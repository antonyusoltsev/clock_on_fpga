==> flow/design.v <==
`timescale 1ns / 1ps
module num_module(
        input [3:0]number,
        input param,
        input CLK,
        output reg[6:0]digit
        );
    always@(posedge CLK) 
        if (param)   
          case(number) 
            4'd0 : digit <= 7'b0111111;
            4'd1 : digit <= 7'b0000110;
            4'd2 : digit <= 7'b1011011;
            4'd3 : digit <= 7'b1001111;
            4'd4 : digit <= 7'b1100110;
            4'd5 : digit <= 7'b1101101;
            4'd6 : digit <= 7'b1111101;
            4'd7 : digit <= 7'b0000111;
            4'd8 : digit <= 7'b1111111;
            4'd9 : digit <= 7'b1101111;
          endcase
        else 
            digit <= 7'b0000000;
endmodule
module main_clock(    
    input CLK,
    input [3:0]state,
    output wire compare,
    output [1:0]pos,
    output [3:0]number1,
    output [3:0]number2,
    output [3:0]number3,
    output [3:0]number4,
    output mid_d,
    output need_to_fl
    );
    reg [3:0]min_2;
    reg [3:0]min_1;
    reg [3:0]hour_2;
    reg [3:0]hour_1;
    reg [5:0]dot = 0;
    reg [23:0]main_cnt = 0;
    reg [0:0]button_press = 0;
    reg [1:0]position = 0;
    reg [0:0]need_to_flash;
    reg [0:0] mid_dot; 
    assign compare = (main_cnt >= 6000000);
    always_ff@(posedge CLK)
      begin
            case (state)
            4'b0111 : begin
                       main_cnt<=24'b0;
                       dot<= 5'b0;
                       min_2<=4'b0;
                       min_1<=4'b0;
                       hour_2<=4'b0;
                       hour_1<=4'b0;
                       button_press<=1'b0;
                       position<=2'b0;
                     end
            4'b1011 : begin
                     need_to_flash <= 1'b1; 
                     if (main_cnt[20:0]==0)                     
                        button_press <= button_press + 1;   
                     if (button_press == 0)
                       begin 
                           need_to_flash <= 1'b0;
                       end
                     end
            4'b1101 : begin
                       if(button_press == 1)
                          if (main_cnt[20:0]==0)     
                              position <= position + 1;        
                     end
            4'b1110:  if(button_press == 1)
                         if (main_cnt[20:0]==0)
                          case (position)
                             0: if (hour_1 == 2)
                                  hour_1 <=  4'b0;
                                else
                                  hour_1 <= hour_1 + 1;        
                             1:begin
                                if (hour_2 == 9)
                                      hour_2 <=4'b0;
                                else if(hour_1 == 2 && hour_2 == 3)
                                      hour_2 <=4'b0;
                                else 
                                      hour_2 <= hour_2 + 1;    
                                end        
                             2:if (min_1 == 5)
                                   min_1 <=  4'b0;
                               else
                                   min_1 <= min_1 + 1;
                             3: if (min_2 == 9) 
                                    min_2 <=  4'b0;
                                else
                                    min_2 <= min_2 + 1;
                          endcase   
            4'b1111: begin 
                if (button_press == 0)
                  begin
                    if (main_cnt[23:0] < 6000000)
                         mid_dot<=1; 
                     if (main_cnt[23:0] >= 6000000)
                         mid_dot<=0;
                     if (main_cnt[23:0] == 12000000)
                         begin
                         main_cnt <= 0;
                         if (dot == 59)
                            begin
                            dot<=0;
                            if (min_2 == 9)
                               begin
                               min_2<=0;
                               if (min_1 == 5)
                                  begin
                                  min_1<=0;
                                  if (hour_2 == 3 && hour_1 == 2)
                                    begin
                                    hour_2 <= 0;
                                    hour_1 <= 0;
                                    end
                                  else if (hour_2 == 9)
                                    begin
                                    hour_2 <=0;
                                    hour_1 <= hour_1 + 1;
                                    end                      
                                  else
                                      hour_2 <= hour_2 + 1;
                                  end
                              else
                                min_1 <= min_1 + 1;  
                              end
                           else
                              min_2 <= min_2 + 1; 
                           end
                         else
                            dot <= dot + 1;  
                         end  
                   end
                 end               
                 endcase
                 main_cnt <= main_cnt + 1;
     end
     assign number1 = hour_1;
     assign number2 = hour_2;
     assign number3 = min_1;
     assign number4 = min_2;
     assign need_to_fl = need_to_flash;
     assign pos = position;
     assign mid_d = mid_dot;
endmodule
module lab_clock(
    input CLK,
    input reset,
    input set_time,
    input position_bt,
    input change_bt,
    output reg[6:0]led1,
    output reg[6:0]led2,
    output reg[6:0]led3,
    output reg[6:0]led4,
    output logic mid_dot
    );
    reg [3:0] state;
    reg [3:0]number1;
    reg [3:0]number2;
    reg [3:0]number3;
    reg [3:0]number4;
    reg need_to_fl;
    reg [1:0]pos;
    wire compare;
    logic mid_d; 
    assign state = reset*8 + set_time*4 + position_bt*2 + change_bt;
    main_clock mc(.CLK(CLK),.state(state),.compare(compare),.pos(pos),.number1(number1),.number2(number2),.number3(number3),.number4(number4),.mid_d(mid_d),.need_to_fl(need_to_fl));
    assign mid_dot = mid_d;
    num_module nm0(.number(number1),.param(compare && (pos == 2'b00) || ((pos == 2'b00)^(need_to_fl == 1'b1)) ||(need_to_fl == 1'b0)),.CLK(CLK),.digit(led1));
    num_module nm1(.number(number2),.param(compare && (pos == 2'b01) || ((pos == 2'b01)^(need_to_fl == 1'b1)) ||(need_to_fl == 1'b0)),.CLK(CLK),.digit(led2));
    num_module nm2(.number(number3),.param(compare && (pos == 2'b10)  || ((pos == 2'b10)^(need_to_fl == 1'b1)) ||(need_to_fl == 1'b0)),.CLK(CLK),.digit(led3));
    num_module nm3(.number(number4),.param(compare && (pos == 2'b11)  || ((pos == 2'b11)^(need_to_fl == 1'b1)) ||(need_to_fl == 1'b0)),.CLK(CLK),.digit(led4));
endmodule
# Reports on lab_clock
# What the tools print for lab_clock, step after step.
# Lines are those of the file above, counted from 1.
# Operators: Yosys type, input widths -> output width; for muxes data width and select width s.
# Library cell names are shortened.
# Not given: n/a
[setup]
top_module = "lab_clock"
clock_port = "CLK"
library = "sky130hd"
pvt_corner = "tt_025C_1v80"

# Elaborated design
# Yosys after proc, flatten, opt, wreduce and memory -nomap, before mapping. Memory bits, and registers merged into a memory's read port (data or address), are not among the register bits. Print and check cells are not counted. Equal cells are merged and count once.
[classes]
add_sub_neg = 11
cmp = 2
eq_ne = 61
mux = 57
n_logic = 6
reduce_and_logical = 36
[ops]
columns = ["operator", "n"]
rows = [
  ["$pmux 7 s10", 4],
  ["$mux 4", 38],
  ["$eq 4x3->1 const B", 17],
  ["$eq 4x4->1 const B", 12],
  ["$pmux 4 s3", 4],
  ["$reduce_bool 10->1", 4],
  ["$eq 4x2->1 const B", 8],
  ["$add 24x1->24 const B", 1],
  ["$ge 24x23->1 const B", 1],
  ["$lt 24x23->1 const B", 1],
  ["$eq 24x24->1 const B", 1],
  ["$logic_not 21->1", 1],
  ["$ne 2x1->1 const B", 10],
  ["$mux 6", 3],
  ["$add 4x1->4 const B", 4],
  ["$eq 4x1->1 const B", 4],
  ["$logic_not 4->1", 4],
  ["$pmux 6 s2", 1],
  ["$reduce_and 10->1", 1],
  ["$reduce_and 3->1", 3],
  ["$reduce_and 9->1", 1],
  ["$logic_or 1x1->1", 8],
  ["$ne 2x2->1 const B", 4],
  ["$reduce_bool 2->1", 4],
  ["$reduce_and 8->1", 1],
  ["$reduce_and 7->1", 1],
  ["$add 6x1->6 const B", 1],
  ["$eq 6x6->1 const B", 1],
]
# Other operator kinds: 18; their cells: 30.
[word_totals]
regBits = 79
in_bits = 5

# Depth
# Depth = most cells in a row (Yosys ltp): at word level without a register or memory, in the mapped netlist without a sequential cell, where the memories' decode and read muxes count.
[depth]
word_depth = 9
abc_area = 0
ltp_mapped = 7
depth_no_buf = 6

# After synthesis
# Yosys stat after the flow's synthesis: flattened, memories mapped to cells. It holds for the ABC_AREA given above (unset counts as 0); a run with the other value may have another netlist.
# The area totals of this step are shown rounded.
[by_type]
columns = ["type", "n"]
rows = [
  ["dfxtp_1", 52],
  ["edfxtp_1", 27],
  ["ha_1", 23],
  ["nor2_1", 62],
  ["xnor2_1", 22],
  ["a21oi_1", 31],
  ["nand3_1", 27],
  ["xor2_1", 12],
  ["inv_1", 27],
  ["nand2_1", 23],
  ["a211oi_1", 11],
  ["o21ai_0", 16],
  ["nor3b_1", 10],
  ["nor3_1", 14],
  ["clkbuf_1", 17],
  ["nand4_1", 10],
  ["nor4_1", 8],
  ["nor2b_1", 7],
]
# Other cell types: 49; their cells: 95.
[synth_totals]
stdcells = 494
synth_area_um2 = 4450
seq_area_um2 = 1850
ff_cells = 79
n_buf = 26
# By module: a second synthesis without flattening, with its own total; a netlist apart from the flattened one above.
[hier_totals]
cells_unflattened = 433
area_unflattened_um2 = 4230
# Rows give one instance, submodules left out.
[by_module]
columns = ["module", "instances", "n_cells", "mod_area_um2"]
rows = [
  ["main_clock", 1, 273, 2750],
  ["num_module", 4, 39, 360],
  ["lab_clock", 1, 4, 41.3],
]

# Worst setup path after synthesis
# Path of least setup slack by OpenSTA after synthesis, without wires, with an ideal clock, recovery checks aside; 20% of the period is set as input and as output delay. Where synthesis merged equal registers, the netlist keeps one of their names.
[synth_timing]
path_kind = "reg2reg"
from = "register mc.hour_1[0]"
to = "register mc.hour_1[0]"
tclk_ns = 2.06
setup_ns = 0.339
t_first_pin_ns = 0.000
arrival_ns = 1.875
t_required_ns = 1.721
setup_slack_ns = -0.153
path_delay_ns = 2.214
driving_pins = 8
period_less_setup_slack_ns = 2.213
# "path_delay_ns" = arrival - input delay + setup time.
# "driving_pins": output pins that drive a net of the path, with the launching flip-flop's if there is one; two outputs of one cell count as two.
# "period_less_setup_slack_ns" = period - worst setup slack (recovery checks aside). The figure is calculated, with input and output delays left at 20% of the set period.
# Between the ends stands the longest chain of elaborated cells between them, by number of cells; it is not shown to be the way that was timed. Of several equally long chains one is given.
# A line is the first line of the expression or statement that the cell stems from. Yosys adds cells for indexed reads and writes and turns some case tables into memories.
# At most two assigning lines are given for a register; there are more.
# Only ways into the end's enable, where the timed path ends, are counted here.
[synth_via]
cell_sequence = "edfxtp_1 -> inv_1 -> ha_1 -> buf_6 -> or3b_4 -> o311ai_4 -> a31oi_1 -> a211oi_2"
elab_chain_len = 4
cells_between = 4
cone_classes = "eq/ne: 2; reduce/logical: 2"
[synth_rtl]
columns = ["element", "line_no", "source"]
rows = [
  ["start: declaration", 40, "reg [3:0]hour_1;"],
  ["start: assignment", 81, "hour_1 <= hour_1 + 1;"],
  ["start: assignment", 126, "hour_1 <= hour_1 + 1;"],
  ["$eq 4x2->1", 118, "if (hour_2 == 3 && hour_1 == 2)"],
  ["$logic_and 1x1->1", 118, ""],
  ["$ne 3x1->1", "n/a", ""],
  ["$reduce_and 10->1", "n/a", ""],
  ["end: assignment", 81, ""],
  ["end: assignment", 126, ""],
  ["end: declaration", 40, ""],
]

# Timing after layout
# From the final timing report of entry A: the path of least setup slack in the routed layout; clock arrival at registers is part of the times.
[layout_timing]
path_kind = "reg2reg"
from = "register mc.hour_1[0]"
to = "register mc.hour_1[0]"
tclk_ns = 3.35
setup_ns = 0.28
t_first_pin_ns = 0.34
arrival_ns = 2.32
t_required_ns = 3.41
setup_slack_ns = 1.09
driving_pins = 8
# Between the ends stands the longest chain of elaborated cells between them, by number of cells; it is not shown to be the way that was timed. Of several equally long chains one is given.
# At most two assigning lines are given for a register; there are more.
# Only ways into the end's enable, where the timed path ends, are counted here.
[layout_via]
cell_sequence = "edfxtp_1 -> inv_1 -> ha_4 -> or3b_4 -> o311ai_4 -> a31oi_1 -> a211oi_2 -> buf_4"
elab_chain_len = 4
cells_between = 4
cone_classes = "eq/ne: 2; reduce/logical: 2"
[layout_rtl]
columns = ["element", "line_no", "source"]
rows = [
  ["start: declaration", 40, "reg [3:0]hour_1;"],
  ["start: assignment", 81, "hour_1 <= hour_1 + 1;"],
  ["start: assignment", 126, "hour_1 <= hour_1 + 1;"],
  ["$eq 4x2->1", 118, "if (hour_2 == 3 && hour_1 == 2)"],
  ["$logic_and 1x1->1", 118, ""],
  ["$ne 3x1->1", "n/a", ""],
  ["$reduce_and 10->1", "n/a", ""],
  ["end: assignment", 81, ""],
  ["end: assignment", 126, ""],
  ["end: declaration", 40, ""],
]

Wiki page: lab_clock / flow data

Flow measurements of lab_clock on sky130hd: 2 stored runs with different settings, listed in no order. Input and output delays are each 20% of the period that was set; the output load is 0.01 pF.
By "power_mw" is meant OpenSTA's value without simulated activity: inputs other than the clock are taken to toggle once in ten clock periods, and the tool carries that through the logic.
Results are given in rounded form.

# entry A
==> flow/run.sh <==
#!/bin/bash
# the make line also repeats the synthesis and layout settings of config.mk as NAME=value (left out here)
make -C /OpenROAD-flow-scripts/flow DESIGN_CONFIG=/design/flow/config.mk WORK_HOME=/design/flow/orfs CLKGATE_MAP_FILE= finish
==> flow/config.mk <==
export PLATFORM = sky130hd
export DESIGN_NAME = lab_clock
export DESIGN_NICKNAME = lab_clock
export VERILOG_FILES = /design/flow/design.v
export SDC_FILE = /design/flow/constraint.sdc
export NUM_CORES = 4
export LEC_CHECK = 0
export CAP_MARGIN = 10
export CORE_MARGIN = 2
export CORE_UTILIZATION = 34
export CTS_CLUSTER_DIAMETER = 199
export CTS_CLUSTER_SIZE = 39
export GPL_TIMING_DRIVEN = 1
export PLACE_DENSITY_LB_ADDON = 0.01
export SETUP_SLACK_MARGIN = 0.96
export SLEW_MARGIN = 20
==> flow/constraint.sdc <==
create_clock -name core_clock -period 3.35 [get_ports {CLK}]
set_input_delay 0.6700 -clock core_clock [delete_from_list [all_inputs] [get_ports {CLK}]]
set_output_delay 0.6700 -clock core_clock [all_outputs]
set_load 0.01 [all_outputs]

==> entry A: results <==
power_mw=2.36
total_die_area_um2=14000
post_route_util_pct=41.4
final_hold_ws_ns=0.440
setup_ws_ns=1.09
post_synth_area_um2=4450

# entry B
==> flow/run.sh <==
#!/bin/bash
# the make line also repeats the synthesis and layout settings of config.mk as NAME=value (left out here)
make -C /OpenROAD-flow-scripts/flow DESIGN_CONFIG=/design/flow/config.mk WORK_HOME=/design/flow/orfs CLKGATE_MAP_FILE= finish
==> flow/config.mk <==
export PLATFORM = sky130hd
export DESIGN_NAME = lab_clock
export DESIGN_NICKNAME = lab_clock
export VERILOG_FILES = /design/flow/design.v
export SDC_FILE = /design/flow/constraint.sdc
export NUM_CORES = 4
export LEC_CHECK = 0
export CAP_MARGIN = 20
export CORE_ASPECT_RATIO = 1.17
export CORE_MARGIN = 5
export CORE_UTILIZATION = 16
export CTS_CLUSTER_DIAMETER = 90
export CTS_CLUSTER_SIZE = 92
export GPL_ROUTABILITY_DRIVEN = 0
export MIN_ROUTING_LAYER = met1
export PLACE_DENSITY_LB_ADDON = 0.16
export SLEW_MARGIN = 20
export TNS_END_PERCENT = 95
==> flow/constraint.sdc <==
create_clock -name core_clock -period 3.34 [get_ports {CLK}]
set_input_delay 0.6680 -clock core_clock [delete_from_list [all_inputs] [get_ports {CLK}]]
set_output_delay 0.6680 -clock core_clock [all_outputs]
set_load 0.01 [all_outputs]

==> entry B: results <==
power_mw=2.28
total_die_area_um2=31300
post_route_util_pct=19.7
final_hold_ws_ns=0.444
setup_ws_ns=0.792
post_synth_area_um2=4450
